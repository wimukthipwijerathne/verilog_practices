==> flow/design.v <==
module regbank_v1(rdData1,rdData2,wrData,sr1,sr2,dr,write,clk);
    input clk,write;
    input [1:0] sr1,sr2,dr;  
    input [31:0] wrData;  
    output reg [31:0] rdData1,rdData2;  
    reg [31:0] R0 , R1 , R2 , R3;  
    always @(*)
    begin
        case(sr1)  
            2'b00: rdData1 = R0;
            2'b01: rdData1 = R1;
            2'b10: rdData1 = R2;
            2'b11: rdData1 = R3;
            default: rdData1 = 32'hxxxxxxxxxx;
        endcase
        case(sr2)  
            2'b00: rdData2 = R0;
            2'b01: rdData2 = R1;
            2'b10: rdData2 = R2;
            2'b11: rdData2 = R3;
            default: rdData2 = 32'hxxxxxxxxxx;
        endcase
    end
    always @(posedge clk)
    begin
        if(write)  
        begin
            case(dr)
                2'b00: R0 <= wrData;
                2'b01: R1 <= wrData;
                2'b10: R2 <= wrData;
                2'b11: R3 <= wrData;
            endcase
        end
    end
endmodule
Step by step through the tools: regbank_v1
The steps from the RTL of regbank_v1 to its reports follow in flow order.
Lines are those of the file above, counted from 1.
Cell names lack the library's common part.
A cell with -- has no value.
- top: regbank_v1
- clock port: clk
- standard-cell library: sky130hd
- library corner: tt_025C_1v80

Word-level counts
Yosys after proc, flatten, opt, wreduce and memory -nomap, before mapping. Enables and synchronous resets that opt folds into registers are not counted as muxes. Memory bits, and registers merged into a memory's read port (data or address), are not among the register bits. Print and check cells are not counted. Equal cells are merged and count once.
- output and inout bits: 64
- flip-flop bits (word level) at 128
- noted input port bits: 40
- reductions and logical operators at 7
- equality and inequality tests at 9
- muxes and demuxes: 2
- operators by type and width (operator ; count):
    32-bit parallel mux with 4-bit select ; 2
    2-bit equality test with constant B ; 6
    2-bit AND reduction ; 4
    2-bit by 1-bit equality test with 1-bit output with constant B ; 3
    2-bit logical NOT ; 3

Logic depth
Depth = most cells in a row (Yosys ltp): at word level without a register or memory, in the mapped netlist without a sequential cell, where the memories' decode and read muxes count.
- noted word-level depth: 2
- ABC_AREA at 1
- noted mapped depth: 4

Mapped cells and area
Source: synth_stat.txt of the flow (Yosys; design flattened, memories mapped). It holds for the ABC_AREA given above (unset counts as 0); a run with the other value may have another netlist.
The area totals of this step are shown rounded.
- noted mapped cells: 507
- area of sequential cells: 3800 um^2
- cell area after synthesis: 5800 um^2
- buffer cells: 46
- noted flip-flops: 128
- cells by type (cell type ; count):
    edfxtp_1 ; 128
    nand3_1 ; 192
    nand4_1 ; 64
    nand2_1 ; 64
    buf_4 ; 27
    buf_2 ; 19
    inv_1 ; 7
    nor3_1 ; 4
    nor2_2 ; 2

Path before layout
OpenSTA on the mapped netlist: ideal clock, no wires. The path of least setup slack (recovery checks aside). Input and output delay are each 20% of the period. Register names are those of the netlist, which keeps one name where synthesis merged equal registers.
- kind: input to register
- start point: in dr[1]
- end point: reg R0[0]
- input delay: 780 ps
- noted path buffers: 0
- noted data required time: 3439 ps
- stages: 1
- noted data arrival time: 3060 ps
- setup slack at 379 ps
- time at the first pin: 780 ps
- delay of the path at 2741 ps
- library setup time: 461 ps
- period at 3900 ps
- synthesis period reached: 3521 ps
"delay of the path" = arrival - input delay + setup time.
"stages": output pins that drive a net of the path, with the launching flip-flop's if there is one; two outputs of one cell count as two.
"synthesis period reached" = period - worst setup slack (recovery checks aside). The figure is calculated, with input and output delays left at 20% of the set period.
The rows between start and end are the longest chain of elaborated cells between them; the timing report does not say that the signal goes this way. Where chains are equally long, one stands for them.
Each line given opens the expression or statement behind the cell; cells for indexed reads and writes are added by Yosys, which also makes memories of some case tables.
- cells stage by stage: nor3_1
- length of the longest elaborated chain: 2
- RTL lines, path post-synthesis (element ; RTL line ; RTL):
    start, declared ; 3 ; input [1:0] sr1,sr2,dr;
    2-bit logical NOT ; 28 ; case(dr)
    2-bit AND reduction ; -- ;
    end, assigned ; 29 ; 2'b00: R0 <= wrData;
    end, declared ; 6 ; reg [31:0] R0 , R1 , R2 , R3;

Timing after layout
Path of least setup slack in the final report of run 1 (OpenROAD, finished layout, wires in). Where an end is a register, its clock arrival counts in the times.
The report prints the path's times to 10 ps; the period is as set.
- kind: input to output
- start point: in sr1[1]
- end point: out rdData1[1]
- period at 2090 ps
- stages: 5
- time at the first pin: 420 ps
- setup slack at -60 ps
- noted path buffers: 3
- noted data required time: 1670 ps
- noted data arrival time: 1740 ps
- noted external output delay: 420 ps
- input delay: 420 ps
The rows between start and end are the longest chain of elaborated cells between them; the timing report does not say that the signal goes this way. Where chains are equally long, one stands for them.
- cells stage by stage: buf_2 buf_6 nand3_1 nand4_1 clkdlybuf4s50_1
- length of the longest elaborated chain: 2
- RTL lines, path after layout (element ; RTL line ; RTL):
    start, declared ; 3 ; input [1:0] sr1,sr2,dr;
    2-bit equality test ; 9 ; case(sr1)
    32-bit parallel mux with 4-bit select ; 9 ;
    end, declared ; 5 ; output reg [31:0] rdData1,rdData2;

## Implementation results

Module regbank_v1, platform sky130hd: 2 stored runs of the flow (Yosys, OpenROAD) with differing settings, in no particular order. Input and output delays are each 20% of the period that was set; the output load is 0.01 pF.
"clock period achieved" is the run's clock period less its worst setup slack. It is reckoned from that one timing run; input and output delays stay at 20% of the period that was set.
"critical path time" is the time allowed to the run's worst setup path (the clock period less input and output delay, where it has them) less its slack. Clock arrival times count: a late capture clock shortens it, a late launch clock lengthens it.
"overall power" rests on the timing tool's default activity at the inputs, not on a simulated workload.
"critical path time" is known to 10 ps.
The measured numbers are rounded.

Run 1
Settings were period_ns = 2.09; CORE_UTILIZATION = 29; PLACE_DENSITY_LB_ADDON = 0.21; CELL_PAD_IN_SITES_DETAIL_PLACEMENT = 2; TNS_END_PERCENT = 85; ABC_AREA = 1; GPL_ROUTABILITY_DRIVEN = 0; CTS_CLUSTER_SIZE = 95; CTS_CLUSTER_DIAMETER = 128; SLEW_MARGIN = 35; CAP_MARGIN = 20; CORE_MARGIN = 2
- clock period achieved: 2153 ps
- std-cell area (final layout): 8100 um^2
- full die area: 21000 um^2
- noted the final design utilization: 41%
- worst setup slack after layout: -63 ps
- noted the total negative slack: -240 ps
- smallest hold slack at 630 ps
- synthesis area at 5800 um^2
- overall power: 6800 µW
- critical path time at 1320 ps
- critical path kind: input to output

Run 2
Settings were period_ns = 3.81; CORE_UTILIZATION = 50; SETUP_SLACK_MARGIN = 0.8; PLACE_DENSITY_LB_ADDON = 0.04; CELL_PAD_IN_SITES_GLOBAL_PLACEMENT = 2; TNS_END_PERCENT = 10; ABC_AREA = 0; GPL_TIMING_DRIVEN = 0; GPL_ROUTABILITY_DRIVEN = 1; CTS_CLUSTER_DIAMETER = 382; CAP_MARGIN = 0; MIN_ROUTING_LAYER = met1; MAX_ROUTING_LAYER = met5; CORE_MARGIN = 2; SLEW_MARGIN = 20
- noted the total negative slack: 0 ps
- noted the final design utilization: 68%
- std-cell area (final layout): 7300 um^2
- synthesis area at 5500 um^2
- full die area: 12000 um^2
- clock period achieved: 2929 ps
- smallest hold slack at 880 ps
- worst setup slack after layout: 880 ps
- critical path time at 1410 ps
- critical path kind: input to output
- overall power: 3500 µW
